==> flow/design.v <==
`timescale 1ns / 1ps
 module uart(
    input clk,                   
    output tx,                   
    input rx,                    
	 input transmit,              
    input [7:0] tx_byte,         
	 output received,             
    output [7:0] rx_byte,        
    output wire is_receiving,    
	 output wire recv_error,      
    output wire is_transmitting  
);
	 localparam baud_rate = 230400;    
    localparam sys_clk_freq = 100000000;
    localparam one_baud_cnt = sys_clk_freq / (baud_rate);
    localparam [2:0]     
        RX_IDLE             = 3'd0, 
        RX_CHECK_START      = 3'd1, 
        RX_SAMPLE_BITS      = 3'd2,
        RX_READ_BITS        = 3'd3,      
        RX_CHECK_STOP       = 3'd4, 
        RX_DELAY_RESTART    = 3'd5,
        RX_ERROR            = 3'd6,      
        RX_RECEIVED         = 3'd7; 
    localparam [1:0]     
        TX_IDLE             = 2'd0,
        TX_SENDING          = 2'd1,
        TX_DELAY_RESTART    = 2'd2,
        TX_RECOVER          = 2'd3;
	 reg [15:0] rx_clk;  
    reg [15:0] tx_clk;  
	 reg [2:0] recv_state = RX_IDLE;
    reg [3:0] rx_bits_remaining;
    reg [7:0] rx_data;
    reg tx_out = 1'b1;
    reg [1:0] tx_state = TX_IDLE;
    reg [3:0] tx_bits_remaining;
    reg [7:0] tx_data;
    reg reg_transmitting=1'b0; 
	 assign received = (recv_state == RX_RECEIVED);
    assign recv_error = (recv_state == RX_ERROR);
    assign is_receiving = (recv_state != RX_IDLE);
    assign rx_byte = rx_data;
    assign tx = tx_out;
	 assign is_transmitting=(tx_state!=TX_IDLE);
    always @(posedge clk) 
	 begin
        if(rx_clk) 
		  begin
            rx_clk = rx_clk - 1'd1;
        end
        if(tx_clk) 
		  begin
            tx_clk = tx_clk - 1'd1;
        end
        case (recv_state)
            RX_IDLE: 
				begin
                if (!rx) 
					 begin
                    rx_clk=one_baud_cnt/2;  
	                 recv_state = RX_CHECK_START;
                end
            end
				RX_CHECK_START: 
				begin
                if (!rx_clk) 
					 begin
                    if (!rx) 
						  begin
                        rx_clk = one_baud_cnt; 
                        rx_bits_remaining = 8;  
                        recv_state = RX_READ_BITS;
                     end else begin
                        recv_state = RX_ERROR;
                    end
                end
            end
			   RX_READ_BITS: 
				begin
                if (!rx_clk) 
					 begin
                    if (rx) 
						  begin
                        rx_data = {1'd1, rx_data[7:1]};
                    end 
						  else 
						  begin
                        rx_data = {1'd0, rx_data[7:1]};
                    end
                    rx_clk = one_baud_cnt; 
                    rx_bits_remaining = rx_bits_remaining - 1'd1;
                    if(rx_bits_remaining)
						  begin
                        recv_state = RX_READ_BITS;
                    end 
						  else 
						  begin
                        recv_state = RX_CHECK_STOP;
                        rx_clk = one_baud_cnt;
                    end
                end
            end
				RX_CHECK_STOP: 
				begin
                if (!rx_clk) 
					 begin
                    recv_state = rx ? RX_RECEIVED : RX_ERROR;
                end
            end
				RX_ERROR: 
				begin
                rx_clk = 8 * one_baud_cnt;
                recv_state = RX_DELAY_RESTART;
            end
				RX_DELAY_RESTART: 
				begin
                recv_state = rx_clk ? RX_DELAY_RESTART : RX_IDLE;
            end
				RX_RECEIVED: begin
                recv_state = RX_IDLE;
            end
		  endcase
        case (tx_state)
            TX_IDLE: 
				begin
                if (transmit) 
					 begin
                    tx_data = tx_byte;
                    tx_clk = one_baud_cnt;
                    tx_out = 0;	 
                    tx_bits_remaining = 8;
                    tx_state = TX_SENDING;
						  reg_transmitting =1; 
                end
            end
            TX_SENDING: 
				begin
                if (!tx_clk) 
					 begin
                    if (tx_bits_remaining) 
								begin
                        tx_bits_remaining = tx_bits_remaining - 1'd1;
								tx_out = tx_data[0];	
                        tx_data = {1'b0, tx_data[7:1]}; 
                        tx_clk = one_baud_cnt;
                        tx_state = TX_SENDING;
								end 
							else 
								begin
                        tx_out = 1;
								tx_clk = 2 * one_baud_cnt; 
                        tx_state = TX_DELAY_RESTART;
								end
                end
            end
            TX_DELAY_RESTART: 
				begin
                tx_state = tx_clk ? TX_DELAY_RESTART : TX_RECOVER; 
            end
            TX_RECOVER: begin
                tx_state = TX_IDLE;
            end
        endcase
    end
endmodule
From RTL to reports: uart
What the tools print for uart, step after step.
Lines are those of the file above, counted from 1.
Library cell names are shortened.
{"block": "design", "design": "uart", "clk_port": "clk", "library": "sky130hd", "pvt_corner": "tt_025C_1v80"}

After elaboration
Source: Yosys, flattened and elaborated, memories not mapped. Widths are those after wreduce. Registers that Yosys merges into a memory's read port (data or address) are not register bits. Print and check cells do not count. Equal cells are merged and count once.
{"block": "op_classes", "muxes": 42, "add_sub_neg": 4, "reduce_logical": 21, "n_logic": 1, "eq_ne": 17}
{"block": "op_table", "op": "two-way mux 16 bit", "count": 8}
{"block": "op_table", "op": "nonzero test 16 bit", "count": 4}
{"block": "op_table", "op": "parallel mux 16 bit (select 4 bit)", "count": 1}
{"block": "op_table", "op": "parallel mux 16 bit (select 3 bit)", "count": 1}
{"block": "op_table", "op": "subtractor 16 x 1 -> 16 bit (second input constant)", "count": 2}
{"block": "op_table", "op": "zero test 16 bit", "count": 2}
{"block": "op_table", "op": "two-way mux 8 bit", "count": 4}
{"block": "op_table", "op": "two-way mux 4 bit", "count": 6}
{"block": "op_table", "op": "parallel mux 3 bit (select 7 bit)", "count": 1}
{"block": "op_table", "op": "two-way mux 3 bit", "count": 7}
{"block": "op_table", "op": "inequality test 2 bit (second input constant)", "count": 8}
{"block": "op_table", "op": "parallel mux 8 bit (select 2 bit)", "count": 1}
{"block": "op_table", "op": "parallel mux 4 bit (select 2 bit)", "count": 2}
{"block": "op_table", "op": "equality test 3 bit (second input constant)", "count": 4}
{"block": "op_table", "op": "two-way mux 10 bit", "count": 1}
{"block": "op_table", "op": "subtractor 4 x 1 -> 4 bit (second input constant)", "count": 2}
{"block": "op_table", "op": "AND reduction 4 bit", "count": 2}
{"block": "op_table", "op": "nonzero test 4 bit", "count": 2}
{"block": "op_table", "op": "parallel mux 2 bit (select 4 bit)", "count": 1}
{"block": "op_table", "op": "nonzero test 7 bit", "count": 1}
{"block": "op_table", "op": "two-way mux 2 bit", "count": 3}
{"block": "op_table", "op": "AND reduction 5 bit", "count": 1}
{"block": "op_table", "op": "two-way mux 1 bit", "count": 5}
{"block": "op_table", "op": "equality test 2 bit (second input constant)", "count": 2}
{"block": "op_table", "op": "AND reduction 2 bit", "count": 2}
{"block": "op_table", "op": "nonzero test 2 bit", "count": 2}
{"block": "op_table", "op": "equality test 3 x 1 -> 1 bit (second input constant)", "count": 1}
{"block": "op_table", "op": "equality test 3 x 2 -> 1 bit (second input constant)", "count": 1}
Not listed: further kinds 8, cells in them 8.
{"block": "bits", "output_inout_bits": 13, "register_bits": 62, "word_cells": 94, "input_bits": 11}

Depth
Longest topological path by Yosys (ltp), each cell counted once; first at word level (registers and memories cut), then after technology mapping (sequential cells cut; the memories' decode and read muxes count).
{"block": "logic_depth", "word_depth": 5, "abc_area": 0, "depth_mapped": 10, "mapped_depth_nobuf": 9}

Mapped cells and area
Source: synth_stat.txt of the flow (Yosys; design flattened, memories mapped). It holds for the ABC_AREA given above (unset counts as 0); a run with the other value may have another netlist.
{"block": "mapped", "buffers": 13, "ffs": 62, "mapped_cells": 394, "area_um2": 3502.1, "seqArea_um2": 1541.5}
{"block": "types", "cell_type": "edfxtp_1", "count": 30, "type_area_um2": 900.864}
{"block": "types", "cell_type": "dfxtp_1", "count": 32, "type_area_um2": 640.614}
{"block": "types", "cell_type": "nor2_1", "count": 50, "type_area_um2": 187.68}
{"block": "types", "cell_type": "nand2_1", "count": 45, "type_area_um2": 168.912}
{"block": "types", "cell_type": "a21oi_1", "count": 24, "type_area_um2": 120.115}
{"block": "types", "cell_type": "nor3_1", "count": 18, "type_area_um2": 90.086}
{"block": "types", "cell_type": "ha_1", "count": 7, "type_area_um2": 87.584}
{"block": "types", "cell_type": "xnor2_1", "count": 10, "type_area_um2": 87.584}
{"block": "types", "cell_type": "nor4_1", "count": 13, "type_area_um2": 81.328}
{"block": "types", "cell_type": "inv_1", "count": 20, "type_area_um2": 75.072}
{"block": "types", "cell_type": "o21ai_0", "count": 14, "type_area_um2": 70.067}
{"block": "types", "cell_type": "xor2_1", "count": 8, "type_area_um2": 70.067}
{"block": "types", "cell_type": "nand2b_1", "count": 8, "type_area_um2": 50.048}
{"block": "types", "cell_type": "nand3_1", "count": 10, "type_area_um2": 50.048}
{"block": "types", "cell_type": "nor4b_4", "count": 2, "type_area_um2": 47.546}
{"block": "types", "cell_type": "nand4_1", "count": 7, "type_area_um2": 43.792}
{"block": "types", "cell_type": "or3_1", "count": 7, "type_area_um2": 43.792}
{"block": "types", "cell_type": "mux2i_1", "count": 4, "type_area_um2": 40.038}
Not listed: further types 39, cells in them 85.

Path before layout
OpenSTA on the mapped netlist: ideal clock, no wires. The path of least setup slack (recovery checks aside). Input and output delay are each 20% of the period. Register names are those of the netlist, which keeps one name where synthesis merged equal registers.
{"block": "synth_path", "kind": "reg-to-reg", "start": "register rx_clk[6]", "end": "register rx_data[0]", "setup_time_ns": 0.370, "path_delay_ns": 3.006, "arrival_ns": 2.636, "required_time_ns": 3.390, "slack_ns": 0.753, "launch_ns": 0.000, "n_path_buf": 1, "driving_pins": 9, "clock_period_ns": 3.76, "synth_period_reached_ns": 3.007}
"path_delay_ns" = arrival - input delay + setup time.
"driving_pins": output pins that drive a net of the path, with the launching flip-flop's if there is one; two outputs of one cell count as two.
"synth_period_reached_ns" is the clock period less the worst setup slack; recovery checks do not enter. This is arithmetic on one report: input and output delays are still those of the set period (20% each).
Between the ends stands the longest chain of elaborated cells between them, by number of cells; it is not shown to be the way that was timed. Of several equally long chains one is given.
A line is the first line of the expression or statement that the cell stems from. Yosys adds cells for indexed reads and writes and turns some case tables into memories.
At most two assigning lines are given for a register; there are more.
{"block": "synth_via", "path_cell_list": "dfxtp_1 clkbuf_1 or4_1 nor4_1 mux2i_1 nand4_1 nor4_1 nand2_1 nor2_1", "elab_chain_cells": 4, "cells_between": 5, "classes_between": "add/sub (1); mux (1); reduce/logical (3)"}
{"block": "synth_lines", "item": "start: declaration", "line": 31, "text": "reg [15:0] rx_clk;"}
{"block": "synth_lines", "item": "start: assignment", "line": 51, "text": "rx_clk = rx_clk - 1'd1;"}
{"block": "synth_lines", "item": "start: assignment", "line": 62, "text": "rx_clk=one_baud_cnt/2;"}
{"block": "synth_lines", "item": "subtractor 16 x 1 -> 16 bit", "line": 51}
{"block": "synth_lines", "item": "two-way mux 16 bit", "line": 49, "text": "if(rx_clk)"}
{"block": "synth_lines", "item": "zero test 16 bit", "line": 82, "text": "if (!rx_clk)"}
{"block": "synth_lines", "item": "AND reduction 2 bit"}
{"block": "synth_lines", "item": "end: assignment", "line": 86, "text": "rx_data = {1'd1, rx_data[7:1]};"}
{"block": "synth_lines", "item": "end: assignment", "line": 90, "text": "rx_data = {1'd0, rx_data[7:1]};"}
{"block": "synth_lines", "item": "end: declaration", "line": 35, "text": "reg [7:0] rx_data;"}

Worst path after layout
From the final timing report of run 1: the path of least setup slack in the routed layout; clock arrival at registers is part of the times.
{"block": "layout_path", "kind": "reg-to-reg", "start": "register rx_clk[0]", "end": "register rx_data[1]", "clock_period_ns": 5.83, "n_path_buf": 0, "slack_ns": 2.30, "arrival_ns": 3.50, "launch_ns": 0.34, "required_time_ns": 5.80, "setup_time_ns": 0.36, "driving_pins": 10}
Between the ends stands the longest chain of elaborated cells between them, by number of cells; it is not shown to be the way that was timed. Of several equally long chains one is given.
At most two assigning lines are given for a register; there are more.
{"block": "layout_via", "path_cell_list": "dfxtp_1 inv_1 ha_1 nor4b_2 nand4_1 o21ai_0 nand4_1 nor4_1 nand2_1 nor2_1", "elab_chain_cells": 4, "cells_between": 5, "classes_between": "add/sub (1); mux (1); reduce/logical (3)"}
{"block": "layout_lines", "item": "start: declaration", "line": 31, "text": "reg [15:0] rx_clk;"}
{"block": "layout_lines", "item": "start: assignment", "line": 51, "text": "rx_clk = rx_clk - 1'd1;"}
{"block": "layout_lines", "item": "start: assignment", "line": 62, "text": "rx_clk=one_baud_cnt/2;"}
{"block": "layout_lines", "item": "subtractor 16 x 1 -> 16 bit", "line": 51}
{"block": "layout_lines", "item": "two-way mux 16 bit", "line": 49, "text": "if(rx_clk)"}
{"block": "layout_lines", "item": "zero test 16 bit", "line": 82, "text": "if (!rx_clk)"}
{"block": "layout_lines", "item": "AND reduction 2 bit"}
{"block": "layout_lines", "item": "end: assignment", "line": 86, "text": "rx_data = {1'd1, rx_data[7:1]};"}
{"block": "layout_lines", "item": "end: assignment", "line": 90, "text": "rx_data = {1'd0, rx_data[7:1]};"}
{"block": "layout_lines", "item": "end: declaration", "line": 35, "text": "reg [7:0] rx_data;"}

# Flow runs of uart

uart through Yosys and OpenROAD on sky130hd: 2 stored runs, unordered, with their settings and measured results. The constraints put input and output delay at 20% of the set period each and load the outputs with 0.01 pF.
"achieved_period_ns" = clock period - worst setup slack. The figure is calculated, with input and output delays left at 20% of the set period.
By "critical_path_time_ns" is meant the share of the clock period that the worst setup path is allowed (20% is reserved at inputs, 20% at outputs), minus its slack. Clock arrival times at its registers enter into it.
"final_power_uw" rests on the timing tool's default activity at the inputs, not on a simulated workload.

Run 1
==> flow/run.sh <==
#!/bin/bash
# the make line also repeats the synthesis and layout settings of config.mk as NAME=value (left out here)
make -C /OpenROAD-flow-scripts/flow DESIGN_CONFIG=/design/flow/config.mk WORK_HOME=/design/flow/orfs CLKGATE_MAP_FILE= finish
==> flow/config.mk <==
export PLATFORM = sky130hd
export DESIGN_NAME = uart
export DESIGN_NICKNAME = uart
export VERILOG_FILES = /design/flow/design.v
export SDC_FILE = /design/flow/constraint.sdc
export NUM_CORES = 4
export LEC_CHECK = 0
export CAP_MARGIN = 20
export CORE_MARGIN = 2
export CORE_UTILIZATION = 40
export SLEW_MARGIN = 20
==> flow/constraint.sdc <==
create_clock -name core_clock -period 5.83 [get_ports {clk}]
set_input_delay 1.1660 -clock core_clock [delete_from_list [all_inputs] [get_ports {clk}]]
set_output_delay 1.1660 -clock core_clock [all_outputs]
set_load 0.01 [all_outputs]

==> results of run 1, as JSON <==
{
  "achieved_period_ns": 3.529,
  "yosys.chip_area_um2": 3502.1,
  "ws_setup_ns": 2.301,
  "critical_path_time_ns": 3.53,
  "path_kind": "reg-to-reg",
  "dieArea_um2": 9519.9,
  "final_power_uw": 1529,
  "util_pct": 46.7,
  "layout_stdcell_area_um2": 4013.8,
  "setupTns_ns": 0.000,
  "hold_worst_slack_ns": 0.455
}

Run 2
==> flow/run.sh <==
#!/bin/bash
# the make line also repeats the synthesis and layout settings of config.mk as NAME=value (left out here)
make -C /OpenROAD-flow-scripts/flow DESIGN_CONFIG=/design/flow/config.mk WORK_HOME=/design/flow/orfs CLKGATE_MAP_FILE= finish
==> flow/config.mk <==
export PLATFORM = sky130hd
export DESIGN_NAME = uart
export DESIGN_NICKNAME = uart
export VERILOG_FILES = /design/flow/design.v
export SDC_FILE = /design/flow/constraint.sdc
export NUM_CORES = 4
export LEC_CHECK = 0
export CAP_MARGIN = 20
export CELL_PAD_IN_SITES_DETAIL_PLACEMENT = 1
export CELL_PAD_IN_SITES_GLOBAL_PLACEMENT = 2
export CORE_MARGIN = 2
export CORE_UTILIZATION = 35
export CTS_CLUSTER_DIAMETER = 355
export CTS_CLUSTER_SIZE = 41
export GPL_ROUTABILITY_DRIVEN = 1
export MIN_ROUTING_LAYER = met2
export SETUP_SLACK_MARGIN = 0.03
export SLEW_MARGIN = 25
==> flow/constraint.sdc <==
create_clock -name core_clock -period 2.51 [get_ports {clk}]
set_input_delay 0.5020 -clock core_clock [delete_from_list [all_inputs] [get_ports {clk}]]
set_output_delay 0.5020 -clock core_clock [all_outputs]
set_load 0.01 [all_outputs]

==> results of run 2, as JSON <==
{
  "layout_stdcell_area_um2": 5297.6,
  "util_pct": 54.4,
  "ws_setup_ns": -0.267,
  "dieArea_um2": 10822.2,
  "achieved_period_ns": 2.777,
  "setupTns_ns": -7.533,
  "final_power_uw": 4635,
  "critical_path_time_ns": 2.78,
  "path_kind": "reg-to-reg",
  "hold_worst_slack_ns": 0.457,
  "yosys.chip_area_um2": 3502.1
}
